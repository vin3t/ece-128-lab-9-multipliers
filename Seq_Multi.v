==> flow/design.v <==
`timescale 1ns / 1ps
module Seq_Multi(
    input clk,
    input [3:0] a,
    input [3:0] b,
    output reg [7:0] p
);
    reg [1:0] PS, NS;
    parameter S0_IDLE = 2'b00, S1_MUL  = 2'b01, S2_NEXT = 2'b10, S3_DONE = 2'b11;
    reg [7:0] partial_product, next_partial;
    reg [7:0] multiplicand, next_multiplicand;
    reg [3:0] operand_bb, next_operand_bb;
    reg [2:0] shift_count, next_shift_count;
    initial begin
        PS = S0_IDLE;
        partial_product = 0;
        multiplicand = 0;
        operand_bb = 0;
        shift_count = 0;
        p = 0;
    end
    always @(posedge clk) begin
        PS <= NS;
        partial_product <= next_partial;
        multiplicand <= next_multiplicand;
        operand_bb <= next_operand_bb;
        shift_count <= next_shift_count;
        if (PS == S3_DONE)
            p <= partial_product;
    end
    always @(*) begin
        NS = PS;
        next_partial = partial_product;
        next_multiplicand = multiplicand;
        next_operand_bb = operand_bb;
        next_shift_count = shift_count;
        case (PS)
            S0_IDLE: begin
                next_partial = 0;
                next_shift_count = 0;
                next_multiplicand = {4'b0000, a};
                next_operand_bb = b;
                NS = S1_MUL;
            end
            S1_MUL: begin
                if (shift_count < 4) begin
                    if (operand_bb[0])
                        next_partial = partial_product + multiplicand;
                    next_operand_bb   = operand_bb >> 1;
                    next_multiplicand = multiplicand << 1;
                    next_shift_count  = shift_count + 1;
                    NS = S2_NEXT;
                end
            end
            S2_NEXT: begin
                if (shift_count == 4)
                    NS = S3_DONE;
                else
                    NS = S1_MUL;
            end
            S3_DONE: begin
                NS = S0_IDLE; 
            end
        endcase
    end
endmodule
== Tool chain data of Seq_Multi ==
The steps from the RTL of Seq_Multi to its reports follow in flow order.
Lines are those of the file above, counted from 1.
Operators carry their Yosys type and port widths (W data, S select, Z words).
Library cell names are shortened.
The mark -- stands for no value.
Design
  top module: Seq_Multi
  clock port: clk
  cell library: sky130hd
  timing corner: tt_025C_1v80

== Word level ==
Yosys after proc, flatten, opt, wreduce and memory -nomap, before mapping. Memory bits, and registers merged into a memory's read port (data or address), are not among the register bits. Print and check cells are not counted. Equal cells are merged and count once.
Word-level totals
  input bits: 9
  bits in registers: 33
Cells by class
  equality and inequality tests: 6
  $add $sub $neg: 2
  order comparisons: 1
  reduce/logical cells: 4
  bitwise logic cells: 1
  mux-type cells: 12
Operators with widths (number)
  $pmux W8 S2: 2
  $mux W8: 3
  $add A8 B8 Y8: 1
  $pmux W4 S2: 1
  $pmux W2 S4: 1
  $pmux W3 S2: 1
  $eq A2 B2 Y1 const B: 2
  $ne A2 B2 Y1 const B: 2
  $mux W4: 1
  $mux W2: 2
  $add A3 B1 Y3 const B: 1
  $lt A3 B3 Y1 const B: 1
  $eq A3 B3 Y1 const B: 1
  $reduce_and A3 Y1: 1
  $mux W3: 1
  $eq A2 B1 Y1 const B: 1
  $logic_not A2 Y1: 1
  $reduce_and A2 Y1: 1
  $reduce_or A2 Y1: 1
  $not A1 Y1: 1

== Longest topological paths ==
Yosys ltp: most cells in a row. Word level: on the elaborated netlist, between registers, memories and ports. Mapped: between sequential cells and ports; inverters and the memories' decode and read muxes count.
Depth
  depth after elaboration: 4
  ABC_AREA: 0
  gate-level depth with buffers: 7

== Mapped cells and area ==
Yosys stat after the flow's synthesis: flattened, memories mapped to cells. It holds for the ABC_AREA given above (unset counts as 0); a run with the other value may have another netlist.
Totals and module areas in this step are rounded.
Mapped netlist
  sequential area: 991.0 um^2
  standard cells after synthesis: 125
  chip area (Yosys): 1584 um^2
  flip-flop cells: 33
Cells by type
  edfxtp_1: number 33, area in all 990.95 um^2
  ha_1: number 9, area in all 112.608 um^2
  nand2_1: number 18, area in all 67.565 um^2
  and2_1: number 9, area in all 56.304 um^2
  a21oi_1: number 6, area in all 30.029 um^2
  inv_1: number 8, area in all 30.029 um^2
  buf_6: number 2, area in all 22.522 um^2
  o21a_1: number 3, area in all 22.522 um^2
  fa_1: number 1, area in all 20.019 um^2
  nor3_1: number 4, area in all 20.019 um^2
  nor2_1: number 5, area in all 18.768 um^2
  nor2b_1: number 3, area in all 18.768 um^2
  xnor2_1: number 2, area in all 17.517 um^2
  nand3_1: number 3, area in all 15.014 um^2
  o21ai_0: number 3, area in all 15.014 um^2
  o31ai_1: number 2, area in all 15.014 um^2
  a211oi_2: number 1, area in all 12.512 um^2
  or3_1: number 2, area in all 12.512 um^2
Not listed: further types 11, cells in them 11.

== Worst setup path after synthesis ==
Path of least setup slack by OpenSTA after synthesis, without wires, with an ideal clock, recovery checks aside; 20% of the period is set as input and as output delay. Where synthesis merged equal registers, the netlist keeps one of their names.
Path after synthesis
  path type: register to register
  start point: register shift_count[2]
  end point: register (no name shown)
  clock period: 1.92 ns
  path slack: -0.074 ns
  stages on the path: 3
  data arrival time: 1.664 ns
  time at the first pin: 0.000 ns
  data required time: 1.590 ns
  path delay: 1.994 ns
  synthesis period reached: 1.994 ns
"path delay" is the arrival time less input delay plus setup time.
"stages on the path" counts driving pins, that of a launching flip-flop among them; a cell with two outputs on the path counts twice.
"synthesis period reached" = period - worst setup slack (recovery checks aside). The figure is calculated, with input and output delays left at 20% of the set period.
The rows between start and end are the longest chain of elaborated cells between them; the timing report does not say that the signal goes this way. Where chains are equally long, one stands for them.
A line is the first line of the expression or statement that the cell stems from. Yosys adds cells for indexed reads and writes and turns some case tables into memories.
Only ways into the end's enable, where the timed path ends, are counted here.
Between the ends, after synthesis
  path through: edfxtp_1 -> a21oi_1 -> o21a_1
  cells in the longest elaborated chain: 3
Ends and longest elaborated chain, after synthesis
  start: declaration: RTL line 13  | reg [2:0] shift_count, next_shift_count;
  start: assignment: RTL line 27  | shift_count <= next_shift_count;
  $lt A3 B3 Y1: RTL line 46  | if (shift_count < 4) begin
  $ne A2 B2 Y1
  $reduce_and A3 Y1
  end: assignment: RTL line 24
  end: declaration: RTL line 10

== Path in the finished layout ==
From the final timing report of run 1: the path of least setup slack in the routed layout; clock arrival at registers is part of the times.
Path post-layout
  path type: register to register
  start point: register multiplicand[1]
  end point: register (no name shown)
  clock period: 1.6 ns
  path slack: -0.12 ns
  time at the first pin: 0.33 ns
  data arrival time: 1.91 ns
  stages on the path: 6
  data required time: 1.78 ns
The rows between start and end are the longest chain of elaborated cells between them; the timing report does not say that the signal goes this way. Where chains are equally long, one stands for them.
Between the ends, post-layout
  path through: edfxtp_1 -> ha_4 -> a211oi_4 -> nor3_1 -> or3_1 -> a21oi_1
  cells in the longest elaborated chain: 4
Ends and longest elaborated chain, post-layout
  start: declaration: RTL line 11  | reg [7:0] multiplicand, next_multiplicand;
  start: assignment: RTL line 25  | multiplicand <= next_multiplicand;
  $add A8 B8 Y8: RTL line 48
  $mux W8: RTL line 47  | if (operand_bb[0])
  $mux W8: RTL line 46  | if (shift_count < 4) begin
  $pmux W8 S2: RTL line 37  | case (PS)
  end: assignment: RTL line 24
  end: declaration: RTL line 10

Hand-over note for Seq_Multi

Measured data: module Seq_Multi, platform sky130hd, 2 stored runs of the flow under differing settings, order arbitrary. Input and output delays are each 20% of the period that was set; the output load is 0.01 pF.
"power" is the tool's figure for a default switching activity; nothing was simulated.
The results are shown rounded.

Run 1
==> flow/run.sh <==
#!/bin/bash
# the make line also repeats the synthesis and layout settings of config.mk as NAME=value (left out here)
make -C /OpenROAD-flow-scripts/flow DESIGN_CONFIG=/design/flow/config.mk WORK_HOME=/design/flow/orfs CLKGATE_MAP_FILE= finish
==> flow/config.mk <==
export PLATFORM = sky130hd
export DESIGN_NAME = Seq_Multi
export DESIGN_NICKNAME = Seq_Multi
export VERILOG_FILES = /design/flow/design.v
export SDC_FILE = /design/flow/constraint.sdc
export NUM_CORES = 4
export LEC_CHECK = 0
export CAP_MARGIN = 40
export CELL_PAD_IN_SITES_GLOBAL_PLACEMENT = 2
export CORE_MARGIN = 8
export CORE_UTILIZATION = 52
export CTS_CLUSTER_DIAMETER = 124
export GPL_ROUTABILITY_DRIVEN = 1
export GPL_TIMING_DRIVEN = 0
export PLACE_DENSITY_LB_ADDON = 0.18
export SETUP_SLACK_MARGIN = -0.12
export SLEW_MARGIN = 20
export TNS_END_PERCENT = 70
==> flow/constraint.sdc <==
create_clock -name core_clock -period 1.6 [get_ports {clk}]
set_input_delay 0.3200 -clock core_clock [delete_from_list [all_inputs] [get_ports {clk}]]
set_output_delay 0.3200 -clock core_clock [all_outputs]
set_load 0.01 [all_outputs]

==> results of run 1 <==
chip area after synthesis (Yosys): 1584 um^2
die area: 5068 um^2
utilization: 0.65
worst setup slack after layout: -0.123 ns
total negative slack: -0.432 ns
worst hold slack: 0.476 ns
power: 1.379 mW

Run 2
==> flow/run.sh <==
#!/bin/bash
# the make line also repeats the synthesis and layout settings of config.mk as NAME=value (left out here)
make -C /OpenROAD-flow-scripts/flow DESIGN_CONFIG=/design/flow/config.mk WORK_HOME=/design/flow/orfs CLKGATE_MAP_FILE= finish
==> flow/config.mk <==
export PLATFORM = sky130hd
export DESIGN_NAME = Seq_Multi
export DESIGN_NICKNAME = Seq_Multi
export VERILOG_FILES = /design/flow/design.v
export SDC_FILE = /design/flow/constraint.sdc
export NUM_CORES = 4
export LEC_CHECK = 0
export CAP_MARGIN = 20
export CORE_MARGIN = 2
export CORE_UTILIZATION = 40
export SLEW_MARGIN = 20
==> flow/constraint.sdc <==
create_clock -name core_clock -period 4.26 [get_ports {clk}]
set_input_delay 0.8520 -clock core_clock [delete_from_list [all_inputs] [get_ports {clk}]]
set_output_delay 0.8520 -clock core_clock [all_outputs]
set_load 0.01 [all_outputs]

==> results of run 2 <==
chip area after synthesis (Yosys): 1584 um^2
die area: 4480 um^2
utilization: 0.497
worst setup slack after layout: 2.278 ns
total negative slack: 0.000 ns
worst hold slack: 0.462 ns
power: 0.5689 mW

End of note.
